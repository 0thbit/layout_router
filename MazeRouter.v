==> flow/design.v <==
`timescale 1ns/10ps
module maze_router (
reset		,
start		,
clk         ,  
address     ,  
data_in        ,  
data_out,
cs          ,  
we          ,  
D); 
parameter DATA_WIDTH = 8 ;
parameter ADDR_WIDTH = 8 ;
localparam
INI=127, WAIT=126; 
input					reset		;
input 					start	;
input                  clk         ;
input [DATA_WIDTH-1:0]  data_in       ;
output                  cs          ;
output                  we          ;
output [DATA_WIDTH-1:0]  data_out       ;
output [ADDR_WIDTH-1:0] address     ;
output D;
reg cs,we;
reg [DATA_WIDTH-1:0]  data_out       ;
reg [ADDR_WIDTH-1:0] address     ;
reg D,flagr	;
reg [7:0] state;
reg [ADDR_WIDTH-1:0] sourceadd1,targadd1,sourceadd2,targadd2,servingadd,sourceadd,targadd;
reg [DATA_WIDTH-1:0] matrixa[31:0];
reg [DATA_WIDTH-1:0] matrixb[31:0];
integer cnta,cntb,dist,dir;
reg [DATA_WIDTH-1:0]  temp;
always@(posedge clk)
begin
if(reset)
	begin
		state<=INI;
		D<=0;
		we<=0;
		cs<=1;
		address<=0;
	end
else
	begin
		case(state)
			INI: begin
					address<=0;
					D<=0;
					we<=0;
					cs<=0;
					state<=WAIT;
					cnta<=0;
					cntb<=0;
				  end
		   WAIT: begin
						if(start)
							begin
								state<=1;
							end
						D<=0;
						cs<=0;
					end
			1: begin		 
					we<=0;
					cs<=1;
					address<=128;
					state<=2;
				 end
			2: begin
					state<=3;
					cs<=0;
				end
			3: begin
					sourceadd1<=data_in;
					we<=1;
					cs<=1;
					data_out<=255;
					state<=4;
				end
			4: begin
					we<=0;
					cs<=1;
					address<=129;
					state<=5;
				end
			5: begin
					state<=6;
					cs<=0;
				end
			6: begin
					targadd1<=data_in;
					we<=1;
					cs<=1;
					data_out<=255;
					state<=7;
				end
			7: begin		 
					we<=0;
					cs<=1;
					address<=130;
					state<=8;
				 end
			8: begin
					state<=9;
					cs<=0;
				end
			9: begin
					sourceadd2<=data_in;
					we<=1;
					cs<=1;
					data_out<=255;
					state<=10;
				end
			10: begin
					we<=0;
					cs<=1;
					address<=131;
					state<=11;
				end
			11: begin
					state<=12;
					cs<=0;
				end
			12: begin
					targadd2<=data_in;
					we<=1;
					cs<=1;
					data_out<=255;
					state<=13;
				 end
			13: begin
					address<=sourceadd1;
					we<=1;
					cs<=1;
					data_out<=0;
					state<=14;
				 end
			14: begin
					address<=sourceadd2;
					we<=1;
					cs<=1;
					data_out<=255;
					state<=15;
				 end
			15: begin
					address<=targadd1;
					we<=1;
					cs<=1;
					data_out<=238;
					state<=16;
				 end
			16: begin
					address<=targadd2;
					we<=1;
					cs<=1;
					data_out<=255;
					sourceadd<=sourceadd1;
					targadd<=targadd1;
					flagr<=0;
					state<=17;
				 end
			17: begin
					servingadd<=sourceadd;
					address<=sourceadd;
					dist<=1;
					cnta<=0;
					state<=18;
					we<=0;
				 end
			18: begin
					if(servingadd[2:0]!=3'b000)
						begin
							address<=servingadd-1;
							we<=0;
							cs<=1;
						end
					state<=19;
				 end
			19: begin
					state<=20;
					we<=0;
				 end
			20: begin
					if(data_in==238)
						begin
							data_out<=dist;
							we<=1;
							cs<=1;
							matrixa[cnta]<=address;
							cnta<=cnta+1;
						end
					else
						begin
							we<=0;
						end
					state<=21;
				 end
			21: begin
					if(servingadd[2:0]!=3'b111)
						begin
							address<=servingadd+1;
							we<=0;
							cs<=1;
						end
					state<=22;
				 end
			22: begin
					state<=23;
				 end
			23: begin
					if(data_in==238)
						begin
							data_out<=dist;
							we<=1;
							cs<=1;
							matrixa[cnta]<=address;
							cnta<=cnta+1;
						end
					state<=24;
				 end
			24: begin
					if(servingadd[5:3]!=3'b000)
						begin
							address<=servingadd-8;
							we<=0;
							cs<=1;
						end
					state<=25;
				 end
			25: begin
					state<=26;
				 end
			26: begin
					if(data_in==238)
						begin
							data_out<=dist;
							we<=1;
							cs<=1;
							matrixa[cnta]<=address;
							cnta<=cnta+1;
						end
					state<=27;
				 end
			27: begin
					if(servingadd[5:3]!=3'b111)
						begin
							address<=servingadd+8;
							we<=0;
							cs<=1;
						end
					state<=28;
				 end
			28: begin
					state<=29;
				 end
			29: begin
					if(data_in==238)
						begin
							data_out<=dist;
							we<=1;
							cs<=1;
							matrixa[cnta]<=address;
							cnta<=cnta+1;
						end
					state<=30;
				 end
			30: begin
					if(servingadd[7:6]!=2'b00)
						begin
							address<=servingadd-64;
							we<=0;
							cs<=1;
						end
					state<=31;
				 end
			31: begin
					state<=32;
				 end
			32: begin
					if(data_in==238)
						begin
							data_out<=dist;
							we<=1;
							cs<=1;
							matrixa[cnta]<=address;
							cnta<=cnta+1;
						end
					state<=33;
				 end
			33: begin
					if(servingadd[7:6]!=2'b11)
						begin
							address<=servingadd+64;
							we<=0;
							cs<=1;
						end
					state<=34;
				 end
			34: begin
					state<=35;
				 end
			35: begin
					if(data_in==238)
						begin
							data_out<=dist;
							we<=1;
							cs<=1;
							matrixa[cnta]<=address;
							cnta<=cnta+1;
						end
					state<=125;
				 end
			125: begin
						dist<=dist+1;
						cntb<=0;
						cnta<=cnta-1;
						state<=36;
				  end
			36: begin
					servingadd<=matrixa[cnta];
					we<=0;
					dir<=1;
					if(matrixa[cnta]==targadd) 
						begin
							state<=45;
							dist<=dist-1;
							D<=0;
						end
					else
						begin
							state<=37;
						end
				 end
			37: begin
					case(dir)
						1: begin if(servingadd[2:0]!=3'b000)
							begin
								address<=servingadd-1;
								we<=0;
								cs<=1;
							end
							end
						2: begin if(servingadd[2:0]!=3'b111)
							begin
								address<=servingadd+1;
								we<=0;
								cs<=1;
							end
							end
						3: begin if(servingadd[5:3]!=3'b000)
							begin
								address<=servingadd-8;
								we<=0;
								cs<=1;
							end
							end
						4: begin if(servingadd[2:0]!=3'b111)
							begin
								address<=servingadd+8;
								we<=0;
								cs<=1;
							end
							end
						5: begin if(servingadd[7:6]!=2'b00)
							begin
								address<=servingadd-64;
								we<=0;
								cs<=1;
							end
							end
						6: begin if(servingadd[7:6]!=2'b11)
							begin
								address<=servingadd+64;
								we<=0;
								cs<=1;
							end
							cnta<=cnta-1;
							end
					endcase
					state<=38;
				 end
			38: begin
					state<=39;
					dir<=dir+1;
				 end
			39: begin
					if(data_in==238)
						begin
							data_out<=dist;
							we<=1;
							cs<=1;
							matrixb[cntb]<=address;
							cntb<=cntb+1;
						end
					if(cnta==-1)
						begin
							state<=40;
							D<=0;
							cnta<=0;
						end
					else if(dir==7)
						begin
							state<=36;
						end
					else
						begin
							state<=37;
						end
				 end
			40: begin
					state<=41;
					dist<=dist+1;
					cntb<=cntb-1;
					cnta<=0;
				 end
			41: begin
					servingadd<=matrixb[cntb];
					we<=0;
					dir<=1;
					address<=matrixb[cntb];
					if(matrixb[cntb]==targadd) 
						begin
							state<=45;
							dist<=dist-1;
							D<=0;
							if(flagr)
								begin
									state<=INI;
									D<=1;
								end
						end
					else
						begin
							state<=42;
						end
				 end
			42: begin
					we<=0;
					cs<=1;
					case(dir)
						1: begin if(servingadd[2:0]!=3'b000)
							begin
								address<=servingadd-1;
								we<=0;
								cs<=1;
							end
							end
						2: begin if(servingadd[2:0]!=3'b111)
							begin
								address<=servingadd+1;
								we<=0;
								cs<=1;
							end
							end
						3: begin if(servingadd[5:3]!=3'b000)
							begin
								address<=servingadd-8;
								we<=0;
								cs<=1;
							end
							end
						4: begin if(servingadd[2:0]!=3'b111)
							begin
								address<=servingadd+8;
								we<=0;
								cs<=1;
							end
							end
						5: begin if(servingadd[7:6]!=2'b00)
							begin
								address<=servingadd-64;
								we<=0;
								cs<=1;
							end
							end
						6: begin if(servingadd[7:6]!=2'b11)
							begin
								address<=servingadd+64;
								we<=0;
								cs<=1;
							end
							cntb<=cntb-1;
							end
					endcase
					state<=43;
				 end
			43: begin
					state<=44;
					dir<=dir+1;
				 end
			44: begin
					if(data_in==238)
						begin
							data_out<=dist;
							we<=1;
							cs<=1;
							matrixa[cnta]<=address;
							cnta<=cnta+1;
						end
					if(cntb==-1)
						begin
							state<=125;
							cntb<=0;
							D<=0;
						end
					else if(dir==7)
						begin
							state<=41;
						end
					else
						begin
							state<=42;
						end
				 end
			45: begin
					servingadd<=targadd; 
					dir<=1;
					address<=dist;
					state<=46;
				 end
			46: begin
					we<=0;
					cs<=1;
					case(dir)
						1: begin if(servingadd[2:0]!=3'b000)
							begin
								address<=servingadd-1;
							end
							end
						2: begin if(servingadd[2:0]!=3'b111)
							begin
								address<=servingadd+1;
							end
							end
						3: begin if(servingadd[5:3]!=3'b000)
							begin
								address<=servingadd-8;
							end
							end
						4: begin if(servingadd[2:0]!=3'b111)
							begin
								address<=servingadd+8;
							end
							end
						5: begin if(servingadd[7:6]!=2'b00)
							begin
								address<=servingadd-64;
							end
							end
						6: begin if(servingadd[7:6]!=2'b11)
							begin
								address<=servingadd+64;
							end
							end
					endcase
					state<=47;
				end
			47: begin
					if(dist==1)
						begin
							state<=49;
							D<=0;
						end
					else
						begin
							state<=48;
						end
				 end
			48: begin
					if(data_in==dist-1)
						begin
							servingadd<=address;
							we<=1;
							cs<=1;
							data_out<=0;
							if(flagr==1)
								begin
									data_out<=17;
								end
							dist<=dist-1;
							dir<=1;
						end
					else
						begin
							we<=0;
							dir<=dir+1;
						end
					state<=46;
					end
				49: begin
						address<=targadd;
						we<=1;
						cs<=1;
						data_out<=0;
						state<=50;
					end
				50:begin
						address<=0;
						we<=0;
						cs<=1;
						state<=51;
					end
				51:begin
						state<=52;
						we<=0;
					end
				52:begin
						if(data_in!=0 && data_in!=255 && data_in!=17)
						begin
							data_out<=238;
							we<=1;
							cs<=1;
						end
						state<=53;
					end
				53:begin
						address<=address+1;
						we<=0;
						cs<=1;
						if(address==255)
							begin
								state<=54;
								address<=flagr;
								D<=0;
							end
						else
							begin
								state<=51;
								D<=0;
							end
					end
				54: begin
						if(flagr)
							begin
								state<=56;
								D<=0;
							end
						else
							begin
								address<=sourceadd2;
								sourceadd<=sourceadd2;
								targadd<=targadd2;
								flagr<=1;
								data_out<=17; 
								we<=1;
								cs<=1;
								state<=55;
							end
					 end
				55: begin
						address<=targadd2;
						we<=1;
						cs<=1;
						data_out<=238;
						state<=17;
					end
				56: begin
						address<=targadd2;
						we<=1;
						cs<=1;
						data_out<=17;
						state<=57;
						D<=0;
					end
				57:
					begin
						cs<=0;
						D<=1;
					end
			endcase
		end	   
end	
endmodule  
Step by step through the tools: maze_router
Tool output for the design above, in the order of the flow.
Lines are those of the file above, counted from 1.
A cell with n/a has no value.
- top: maze_router
- clock port: clk
- library: sky130hd
- library corner: tt_025C_1v80

Word-level counts
Source: Yosys, flattened and elaborated, memories not mapped. Widths are those after wreduce. Print and check cells do not count.
Memory sizes are those after Yosys's memory passes, which may raise the word count (mostly to a power of two), join words into wider ones and drop unused or constant bits.
- noted memory cells: 2
- word width x clocked read ports: 16
- noted input bits: 11
- noted bits in read-only memories: 0
- bits in registers at 212
- output and inout port bits at 19
- noted memory bits (writable): 512
- noted latch bits: 0
- multipliers: 0
- noted divide/modulo/power cells: 0
- multiplexer cells at 123
- bitwise operators at 7
- shift-type cells: 0
- reduce/logical cells at 57
- order comparisons at 0
- $add $sub $neg: 15
- eq/ne operators: 100
- memories (memory ; depth ; bits a word ; read ports ; wr ports ; RTL line ; text):
    matrixa ; 32 ; 8 ; 1 ; 1 ; 31 ; reg [DATA_WIDTH-1:0] matrixa[31:0];
    matrixb ; 32 ; 8 ; 1 ; 1 ; 32 ; reg [DATA_WIDTH-1:0] matrixb[31:0];
- operators by type and width (operator ; number):
    32-bit case mux with 5-bit select ; 3
    8-bit case mux with 57-bit select ; 1
    32-bit two-way mux ; 10
    8-bit two-way mux ; 39
    8-bit by 6-bit == test with 1-bit output with constant B ; 26
    8-bit case mux with 22-bit select ; 1
    32-bit by 2-bit adder with 32-bit output with constant B ; 4
    8-bit by 5-bit == test with 1-bit output with constant B ; 16
    32-bit by 1-bit == test with 1-bit output with constant B ; 3
    32-bit by 2-bit subtractor with 32-bit output with constant B ; 3
    32-bit by 2-bit == test with 1-bit output with constant B ; 3
    32-bit by 3-bit == test with 1-bit output with constant B ; 3
    32-bit case mux with 3-bit select ; 1
    8-bit by 4-bit == test with 1-bit output with constant B ; 8
    8-bit case mux with 8-bit select ; 1
    57-bit nonzero test ; 1
    8-bit case mux with 6-bit select ; 1
    1-bit two-way mux ; 43
    20-bit nonzero test ; 2
    8-bit case mux with 5-bit select ; 1
    32-bit by 1-bit subtractor with 32-bit output with constant B ; 1
    32-bit by 4-bit == test with 1-bit output with constant B ; 1
    8-bit by 3-bit == test with 1-bit output with constant B ; 4
    8-bit by 32-bit == test with 1-bit output ; 1
    8-bit case mux with 2-bit select ; 2
    5-bit two-way mux ; 6
    2-bit != test with constant B ; 14
    24-bit nonzero test ; 1
Not listed: further kinds 49, cells in them 102.

Depth
Depth = most cells in a row (Yosys ltp): at word level without a register or memory, in the mapped netlist without a sequential cell, where the memories' decode and read muxes count.
- depth in word-level cells at 10
- noted ABC_AREA: 1
- noted depth in mapped cells: 23
- gate-level depth less buffers at 23

Synthesis result
Source: synth_stat.txt of the flow (Yosys; design flattened, memories mapped). It holds for the ABC_AREA given above (unset counts as 0); a run with the other value may have another netlist.
- cell types (cell ; number):
    sky130_fd_sc_hd__edfxtp_1 ; 705
    sky130_fd_sc_hd__nand2_1 ; 1235
    sky130_fd_sc_hd__nand3_1 ; 605
    sky130_fd_sc_hd__nor2_1 ; 360
    sky130_fd_sc_hd__inv_1 ; 322
    sky130_fd_sc_hd__o21ai_0 ; 197
    sky130_fd_sc_hd__ha_1 ; 78
    sky130_fd_sc_hd__a21oi_1 ; 179
    sky130_fd_sc_hd__xor2_1 ; 71
    sky130_fd_sc_hd__dfxtp_1 ; 27
    sky130_fd_sc_hd__buf_2 ; 83
    sky130_fd_sc_hd__nand4_1 ; 57
    sky130_fd_sc_hd__nor3_1 ; 63
    sky130_fd_sc_hd__nor4_1 ; 41
    sky130_fd_sc_hd__nor2_2 ; 38
    sky130_fd_sc_hd__o22ai_1 ; 30
    sky130_fd_sc_hd__clkbuf_1 ; 45
    sky130_fd_sc_hd__o21a_1 ; 20
Other cell types: 46; their cells: 230.
- mapped area: 39325.2 um2
- mapped flip-flops at 732
- cell count at 4386
- buffer cells at 152

Timing after synthesis
OpenSTA on the mapped netlist: ideal clock, no wires. The path of least setup slack (recovery checks aside). Input and output delay are each 20% of the period. Register names are those of the netlist, which keeps one name where synthesis merged equal registers.
- path type: input -> register
- from: input port data_in[1]
- to: register dist[0]
- slack at 4213 ps
- stages: 9
- required time at 9299 ps
- period: 9760 ps
- data arrival time at 5086 ps
- delay of the path: 3595 ps
- noted library setup time: 461 ps
- buffers on the path: 0
- synthesis period reached: 5547 ps
"delay of the path" = arrival - input delay + setup time.
"stages": output pins that drive a net of the path, with the launching flip-flop's if there is one; two outputs of one cell count as two.
"synthesis period reached" is the clock period less the worst setup slack; recovery checks do not enter. This is arithmetic on one report: input and output delays are still those of the set period (20% each).
The rows between start and end are the longest chain of elaborated cells between them; the timing report does not say that the signal goes this way. Where chains are equally long, one stands for them.
Each line given opens the expression or statement behind the cell; cells for indexed reads and writes are added by Yosys, which also makes memories of some case tables.
At most two assigning lines are given for a register; there are more.
The path ends at the enable pin of a flip-flop; only ways to that pin are counted.
- path through: sky130_fd_sc_hd__xor2_1 > sky130_fd_sc_hd__o21ai_0 > sky130_fd_sc_hd__nor3_1 > sky130_fd_sc_hd__nand3_1 > sky130_fd_sc_hd__nor2_1 > sky130_fd_sc_hd__nand3_2 > sky130_fd_sc_hd__nand2_1 > sky130_fd_sc_hd__nand2_1 > sky130_fd_sc_hd__nor3_1
- cells in the longest elaborated chain at 3
- elaborated cells on any way between the ends at 3
- RTL lines with such cells: 1
- ends and longest elaborated chain, after synthesis (item ; RTL line ; text):
    start: declaration ; 19 ; input [DATA_WIDTH-1:0]  data_in       ;
    8-bit by 32-bit == test with 1-bit output ; 572 ; if(data_in==dist-1)
    2-bit != test ; n/a ;
    5-bit AND reduction ; n/a ;
    end: assignment ; 426 ; dist<=dist-1;
    end: assignment ; 582 ; dist<=dist-1;
    end: declaration ; 33 ; integer cnta,cntb,dist,dir;

Path in the finished layout
From the final timing report of flow run A: the path of least setup slack in the routed layout; clock arrival at registers is part of the times.
The path's times are printed in steps of 10 ps; the period is the one set.
- path type: register -> register
- from: register state
- to: register cntb[24]
- buffers on the path: 0
- noted library setup time: 260 ps
- stages: 17
- required time at 6270 ps
- slack at 1390 ps
- data arrival time at 4880 ps
- period: 5900 ps
An end named without its bit number is one bit of that signal or, where synthesis recoded a state register, one of its new flip-flops.
At most two assigning lines are given for a register; there are more.
- path through: sky130_fd_sc_hd__dfxtp_1 > sky130_fd_sc_hd__nor2_1 > sky130_fd_sc_hd__inv_1 > sky130_fd_sc_hd__nor2_1 > sky130_fd_sc_hd__inv_1 > sky130_fd_sc_hd__nand2_1 > sky130_fd_sc_hd__ha_1 > sky130_fd_sc_hd__a21oi_1 > sky130_fd_sc_hd__o21ai_0 > sky130_fd_sc_hd__a21oi_1 > sky130_fd_sc_hd__o21ai_1 > sky130_fd_sc_hd__a21boi_0 > sky130_fd_sc_hd__o21ai_1 > sky130_fd_sc_hd__nand2_1 > sky130_fd_sc_hd__o21ai_0 > sky130_fd_sc_hd__o21ai_0 > sky130_fd_sc_hd__a21oi_1
- ends and longest elaborated chain, after layout (item ; RTL line ; text):
    start: declaration ; 29 ; reg [7:0] state;
    start: assignment ; 39 ; state<=INI;
    start: assignment ; 53 ; state<=WAIT;
    end: assignment ; 395 ; cntb<=cntb+1;
    end: assignment ; 415 ; cntb<=cntb-1;
    end: declaration ; 33 ; integer cnta,cntb,dist,dir;
No chain of elaborated cells between the ends is given.

# Flow runs of maze_router

2 stored runs of maze_router in the flow (synthesis by Yosys, layout by OpenROAD, sky130hd cells), in arbitrary order. Constraints: input delay and output delay 20% of the set period each, output load 0.01 pF.
By "period achieved" is meant the clock period of the run minus its worst setup slack. This is arithmetic on one report: input and output delays are still those of the set period (20% each).
"time used up by the worst setup path" means the part of the period allowed to the worst setup path (the constraints hold back 20% at inputs and 20% at outputs) less its slack; where the path has registers, the arrival times of their clocks count too.
"power consumption" rests on the timing tool's default activity at the inputs, not on a simulated workload.
"time used up by the worst setup path" is given in steps of 10 ps.

Flow run A

==> flow/run.sh <==
#!/bin/bash
# the make line also repeats the synthesis and layout settings of config.mk as NAME=value (left out here)
make -C /OpenROAD-flow-scripts/flow DESIGN_CONFIG=/design/flow/config.mk WORK_HOME=/design/flow/orfs CLKGATE_MAP_FILE= finish
==> flow/config.mk <==
export PLATFORM = sky130hd
export DESIGN_NAME = maze_router
export DESIGN_NICKNAME = maze_router
export VERILOG_FILES = /design/flow/design.v
export SDC_FILE = /design/flow/constraint.sdc
export NUM_CORES = 4
export LEC_CHECK = 0
export ABC_AREA = 1
export CAP_MARGIN = 40
export CORE_MARGIN = 10
export CORE_UTILIZATION = 64
export CTS_CLUSTER_DIAMETER = 301
export GPL_TIMING_DRIVEN = 1
export HOLD_SLACK_MARGIN = 0.01
export MAX_ROUTING_LAYER = met4
export PLACE_DENSITY_LB_ADDON = 0.08
export SLEW_MARGIN = 20
export TNS_END_PERCENT = 20
==> flow/constraint.sdc <==
create_clock -name core_clock -period 5.9 [get_ports {clk}]
set_input_delay 1.1800 -clock core_clock [delete_from_list [all_inputs] [get_ports {clk}]]
set_output_delay 1.1800 -clock core_clock [all_outputs]
set_load 0.01 [all_outputs]

Measured in flow run A:
- period achieved: 4515 ps
- setup slack of the worst path: 1385 ps
- power consumption: 20.141 mW
- std-cell area (final layout) at 42944.9 um2
- post-route utilization at 0.709
- full die area at 71759.7 um2
- noted the time used up by the worst setup path: 4510 ps
- worst path kind: register -> register
- noted the smallest hold slack: 584 ps
- noted the sum of negative setup slack: 0 ps
- Yosys chip area after synthesis: 39325.2 um2

Flow run B

==> flow/run.sh <==
#!/bin/bash
# the make line also repeats the synthesis and layout settings of config.mk as NAME=value (left out here)
make -C /OpenROAD-flow-scripts/flow DESIGN_CONFIG=/design/flow/config.mk WORK_HOME=/design/flow/orfs CLKGATE_MAP_FILE= finish
==> flow/config.mk <==
export PLATFORM = sky130hd
export DESIGN_NAME = maze_router
export DESIGN_NICKNAME = maze_router
export VERILOG_FILES = /design/flow/design.v
export SDC_FILE = /design/flow/constraint.sdc
export NUM_CORES = 4
export LEC_CHECK = 0
export CAP_MARGIN = 20
export CORE_MARGIN = 2
export CORE_UTILIZATION = 40
export SLEW_MARGIN = 20
==> flow/constraint.sdc <==
create_clock -name core_clock -period 7.04 [get_ports {clk}]
set_input_delay 1.4080 -clock core_clock [delete_from_list [all_inputs] [get_ports {clk}]]
set_output_delay 1.4080 -clock core_clock [all_outputs]
set_load 0.01 [all_outputs]

Measured in flow run B:
- period achieved: 5253 ps
- setup slack of the worst path: 1787 ps
- power consumption: 16.614 mW
- std-cell area (final layout) at 42249.3 um2
- post-route utilization at 0.451
- full die area at 97085.2 um2
- noted the time used up by the worst setup path: 5250 ps
- worst path kind: register -> register
- noted the smallest hold slack: 494 ps
- noted the sum of negative setup slack: 0 ps
- Yosys chip area after synthesis: 37843.8 um2
